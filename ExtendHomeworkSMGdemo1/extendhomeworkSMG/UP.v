==> flow/design.v <==
`timescale 1ns / 1ps
module SMG(input [15:0] Data,input [1:0] bitsel,output reg [3:0] AN,output reg [7:0] Seg);
reg [3:0] outdata;
always @(bitsel or Data)
	begin
		case(bitsel)
		2'b00:begin AN=4'b0111;outdata=Data[15:12]; end
		2'b01:begin AN=4'b1011;outdata=Data[11:8]; end
		2'b10:begin AN=4'b1101;outdata=Data[7:4]; end
		2'b11:begin AN=4'b1110;outdata=Data[3:0]; end
		default:begin AN<=4'b1111; end
		endcase
	end
always @(outdata or AN)
	begin
		case(outdata)
		4'b0000: Seg = 8'b00000011;
		4'b0001: Seg = 8'b10011111;
		4'b0010: Seg = 8'b00100101;
		4'b0011: Seg = 8'b00001101;
		4'b0100: Seg = 8'b10011001;
		4'b0101: Seg = 8'b01001001;
		4'b0110: Seg = 8'b01000001;
		4'b0111: Seg = 8'b00011111;
		4'b1000: Seg = 8'b00000001; 
		4'b1001: Seg = 8'b00001001;
		4'b1010: Seg = 8'b00010001;
		4'b1011: Seg = 8'b11000001;
		4'b1100: Seg = 8'b01100011;
		4'b1101: Seg = 8'b10000101;
		4'b1110: Seg = 8'b01100001;
		4'b1111: Seg = 8'b01110001;
		default: Seg = 8'b11111111;
		endcase
	end
endmodule
`timescale 1ns / 1ps
module UP(input SS,input CLK,input CLR,output [3:0] an,output [7:0] seg);
reg [15:0] data;
reg [1:0] bitsel;
reg [21:0] count;
reg [15:0] countflash;
SMG SMG1(data,bitsel,an,seg);
always @ (posedge CLK or negedge CLR)
	begin
		if(!CLR)
			begin
				data<=16'b0000000000000000;
				count<=22'b0000000000000000000000;
				countflash<=16'b0000000000000000;
			end
		else
			begin
				if(SS)
					begin
						count<=count+22'b0000000000000000000001;
						countflash<=countflash+16'b0000000000000001;
						if(count==22'b1111111111111111111111)
							begin
								case(data)
									16'bxxxxxxxxxxxx1001:data<=data+16'b0000000000000111;
									16'bxxxxxxxx10011001:data<=data+16'b0000000001100111;
									16'bxxxx100110011001:data<=data+16'b0000011001100111;
									16'b1001100110011001:data<=16'b0000000000000000;
									default:data<=data+16'b0000000000000001;
								endcase
								count<=22'b0000000000000000000000;
							end
						if(countflash==16'b1111111111111111)
						begin
							bitsel<=bitsel+2'b01;
							countflash<=16'b0000000000000000;
						end
					end
				else
					begin
						countflash<=countflash+16'b0000000000000001;
						if(count==22'b1111111111111111111111)
							begin
								case(data)
									16'bxxxxxxxxxxxx1001:data<=data+16'b0000000000000111;
									16'bxxxxxxxx10011001:data<=data+16'b0000000001100111;
									16'bxxxx100110011001:data<=data+16'b0000011001100111;
									16'b1001100110011001:data<=16'b0000000000000000;
									default:data<=data+16'b0000000000000001;
								endcase
								count<=22'b0000000000000000000000;
							end
						if(countflash==16'b1111111111111111)
						begin
							bitsel<=bitsel+2'b01;
							countflash<=16'b0000000000000000;
						end
					end
			end
	end
endmodule
# From RTL to reports: UP
# Tool output for the design above, in the order of the flow.
# Line numbers count from 1 in the design file above.
# Operators carry their Yosys type and port widths (W data, S select, Z words).
# Not given: n/a
[setup]
design = "UP"
clock_port = "CLK"
library = "sky130hd"
pvt_corner = "tt_025C_1v80"

# Word level
# Yosys after proc, flatten, opt, wreduce and memory -nomap, before mapping. Memory bits, and registers merged into a memory's read port (data or address), are not among the register bits. Print and check cells are not counted. Equal cells are merged and count once.
# Memory sizes are those after Yosys's memory passes, which may raise the word count (mostly to a power of two), join words into wider ones and drop unused or constant bits.
[word_totals]
inputBits = 3
n_memories = 1
output_inout_bits = 12
regBits = 56
romBits = 112
elab_cells = 26
[memory_table]
columns = ["name", "size", "width", "rd", "write_ports", "line_no", "rtl"]
rows = [
  ["(name not given)", 16, 7, 1, 0, 16, "case(outdata)"],
]
[classes]
add_sub_neg = 5
n_mux = 7
equal = 6
reduce_logical = 3
[op_table]
columns = ["op", "n"]
rows = [
  ["$mux W22", 3],
  ["$add A16 B1 Y16 const B", 2],
  ["$eq A16 B16 Y1 const B", 2],
  ["$pmux W4 S4", 2],
  ["$mux W16", 2],
  ["$add A22 B1 Y22 const B", 1],
  ["$eq A22 B22 Y1 const B", 1],
  ["$add A16 B3 Y16 const B", 1],
  ["$eq A2 B2 Y1 const B", 2],
  ["$add A2 B1 Y2 const B", 1],
  ["$eq A2 B1 Y1 const B", 1],
  ["$logic_not A2 Y1", 1],
  ["$reduce_and A2 Y1", 1],
  ["$reduce_bool A2 Y1", 1],
]

# Depth
# Depth = most cells in a row (Yosys ltp): at word level without a register or memory, in the mapped netlist without a sequential cell, where the memories' decode and read muxes count.
[logic_depth]
word_depth = 3
abc_area = 0
ltp_mapped = 9
depth_no_buf = 9

# Mapped cells and area
# Source: synth_stat.txt of the flow (Yosys; design flattened, memories mapped). It holds for the ABC_AREA given above (unset counts as 0); a run with the other value may have another netlist.
[types]
columns = ["cell", "n", "area_total_um2"]
rows = [
  ["sky130_fd_sc_hd__dfrtp_1", 54, 1.35E+03],
  ["sky130_fd_sc_hd__xnor2_1", 31, 271.51],
  ["sky130_fd_sc_hd__ha_1", 13, 162.656],
  ["sky130_fd_sc_hd__nand4_1", 21, 131.376],
  ["sky130_fd_sc_hd__mux2i_1", 12, 120.115],
  ["sky130_fd_sc_hd__nor2_1", 24, 90.086],
  ["sky130_fd_sc_hd__nand2_1", 20, 75.072],
  ["sky130_fd_sc_hd__inv_1", 18, 67.565],
  ["sky130_fd_sc_hd__a21oi_1", 13, 65.062],
  ["sky130_fd_sc_hd__xor2_1", 7, 61.309],
  ["sky130_fd_sc_hd__edfxtp_1", 2, 60.058],
  ["sky130_fd_sc_hd__nand3_1", 10, 50.048],
  ["sky130_fd_sc_hd__and3_1", 7, 43.792],
  ["sky130_fd_sc_hd__nor4_1", 7, 43.792],
  ["sky130_fd_sc_hd__o21ai_0", 8, 40.038],
  ["sky130_fd_sc_hd__or3_1", 6, 37.536],
  ["sky130_fd_sc_hd__or4_1", 5, 37.536],
  ["sky130_fd_sc_hd__mux2_2", 3, 33.782],
]
# Not listed: further types 31, cells in them 63.
[synth_totals]
mapped_area_mm2 = 0.0031931
ffs = 56
cell_count = 324
seqArea_mm2 = 0.0014114
n_buf = 11
# The figures by module come from a second, unflattened synthesis with its own total; it is not the netlist above.
[hier_totals]
cells_unflattened = 299
hier_area_mm2 = 0.0031405
# Each row is one instance without its submodules.
[modules]
columns = ["mod", "mod_seq_area_mm2", "cells", "mod_area_mm2", "instances"]
rows = [
  ["UP", 0.0014114, 251, 0.0026801, 1],
  ["SMG", 0, 48, 0.0004604, 1],
]

# Worst setup path after synthesis
# Path of least setup slack by OpenSTA after synthesis, without wires, with an ideal clock, recovery checks aside; 20% of the period is set as input and as output delay. Where synthesis merged equal registers, the netlist keeps one of their names.
[synth_timing]
path_kind = "register -> output"
start = "register bitsel[0]"
end = "output seg[6]"
path_stages = 9
arrival_ps = 1840
n_path_buf = 0
launch_ps = 0
period_ps = 3610
path_delay_ps = 1840
out_delay_ps = 722
slack_ps = 1048
required_time_ps = 2888
period_less_setup_slack_ps = 2562
# "path_delay_ps" = arrival - input delay + setup time.
# A path that ends at an output port has no setup time.
# "path_stages": output pins that drive a net of the path, with the launching flip-flop's if there is one; two outputs of one cell count as two.
# "period_less_setup_slack_ps" = period - worst setup slack (recovery checks aside). The figure is calculated, with input and output delays left at 20% of the set period.
# Between the ends stands the longest chain of elaborated cells between them, by number of cells; it is not shown to be the way that was timed. Of several equally long chains one is given.
# Each line given opens the expression or statement behind the cell; cells for indexed reads and writes are added by Yosys, which also makes memories of some case tables.
# The chain passes a memory read, where the word-level depth is cut; so it can be longer than that depth.
[synth_between]
cell_sequence = "sky130_fd_sc_hd__edfxtp_1 sky130_fd_sc_hd__inv_1 sky130_fd_sc_hd__ha_1 sky130_fd_sc_hd__a222oi_1 sky130_fd_sc_hd__a21oi_1 sky130_fd_sc_hd__inv_1 sky130_fd_sc_hd__ha_1 sky130_fd_sc_hd__o21ai_0 sky130_fd_sc_hd__mux2i_1"
elab_chain_len = 3
cells_between = 6
lines_between = 2
classes_between = "3 x eq/ne; 1 x mux; 1 x reduce/logical; 1 x memory"
[synth_rtl]
columns = ["item", "line_no", "rtl"]
rows = [
  ["from (decl)", 40, "reg [1:0] bitsel;"],
  ["from (assign)", 71, "bitsel<=bitsel+2'b01;"],
  ["from (assign)", 91, "bitsel<=bitsel+2'b01;"],
  ["$eq A2 B2 Y1", 6, "case(bitsel)"],
  ["$pmux W4 S4", 6, ""],
  ["$mem_v2 Z16 W7", 16, "case(outdata)"],
  ["to (decl)", 38, "module UP(input SS,input CLK,input CLR,output [3:0] an,output [7:0] seg);"],
]

# Worst path after layout
# Path of least setup slack in the final report of job 2 (OpenROAD, finished layout, wires in). Where an end is a register, its clock arrival counts in the times.
# The report prints the path's times to 10 ps; the period is as set.
[layout_timing]
path_kind = "register -> output"
start = "register bitsel[0]"
end = "output seg[2]"
period_ps = 2820
path_stages = 10
n_path_buf = 2
launch_ps = 300
slack_ps = -110
required_time_ps = 2260
arrival_ps = 2370
out_delay_ps = 560
# Between the ends stands the longest chain of elaborated cells between them, by number of cells; it is not shown to be the way that was timed. Of several equally long chains one is given.
# The chain passes a memory read, where the word-level depth is cut; so it can be longer than that depth.
[layout_between]
cell_sequence = "sky130_fd_sc_hd__edfxtp_1 sky130_fd_sc_hd__inv_2 sky130_fd_sc_hd__ha_4 sky130_fd_sc_hd__a222oi_1 sky130_fd_sc_hd__a21oi_2 sky130_fd_sc_hd__buf_4 sky130_fd_sc_hd__ha_2 sky130_fd_sc_hd__mux2i_1 sky130_fd_sc_hd__o22ai_1 sky130_fd_sc_hd__buf_2"
elab_chain_len = 3
cells_between = 6
lines_between = 2
classes_between = "3 x eq/ne; 1 x mux; 1 x reduce/logical; 1 x memory"
[layout_rtl]
columns = ["item", "line_no", "rtl"]
rows = [
  ["from (decl)", 40, "reg [1:0] bitsel;"],
  ["from (assign)", 71, "bitsel<=bitsel+2'b01;"],
  ["from (assign)", 91, "bitsel<=bitsel+2'b01;"],
  ["$eq A2 B2 Y1", 6, "case(bitsel)"],
  ["$pmux W4 S4", 6, ""],
  ["$mem_v2 Z16 W7", 16, "case(outdata)"],
  ["to (decl)", 38, "module UP(input SS,input CLK,input CLR,output [3:0] an,output [7:0] seg);"],
]

# Settings and measured results of 2 stored flow runs for module UP (sky130hd), not sorted in any way. The constraints put input and output delay at 20% of the set period each and load the outputs with 0.01 pF.
# "timing.achieved_period_ps" = clock period - worst setup slack. The figure is calculated, with input and output delays left at 20% of the set period.
# "worstPathTime_ps" = time allowed to the worst setup path (clock period - input delay - output delay, where it has them) - its slack; a late launch clock adds to it, a late capture clock takes from it.
# "design_power_mw": no workload was simulated; the value follows from the tool's default switching activity.
# "worstPathTime_ps" is known to 10 ps.

[[run]]
name = "job 1"
[run.settings]
period_ns = 2.35
CORE_UTILIZATION = 70
PLACE_DENSITY_LB_ADDON = 0.02
CORE_ASPECT_RATIO = 0.98
CELL_PAD_IN_SITES_DETAIL_PLACEMENT = 2
TNS_END_PERCENT = 60
ABC_AREA = 1
GPL_TIMING_DRIVEN = 1
GPL_ROUTABILITY_DRIVEN = 1
SLEW_MARGIN = 40
CAP_MARGIN = 20
CORE_MARGIN = 2
[run.results]
outcome = "stopped before the end: placement reported DPL-0033"

[[run]]
name = "job 2"
[run.settings]
period_ns = 2.82
SETUP_SLACK_MARGIN = 0.39
CAP_MARGIN = 20
CORE_MARGIN = 2
CORE_UTILIZATION = 40
SLEW_MARGIN = 20
[run.results]
timing.setup.ws_ps = -114
worstPathTime_ps = 2370
path_kind = "register -> output"
util_pct = 49.6
timing.achieved_period_ps = 2934
design_power_mw = 1.610
final_cell_area_mm2 = 0.0038324
total_die_area_mm2 = 0.0087133
fin_tns_ps = -447
post_synth_area_mm2 = 0.0031931
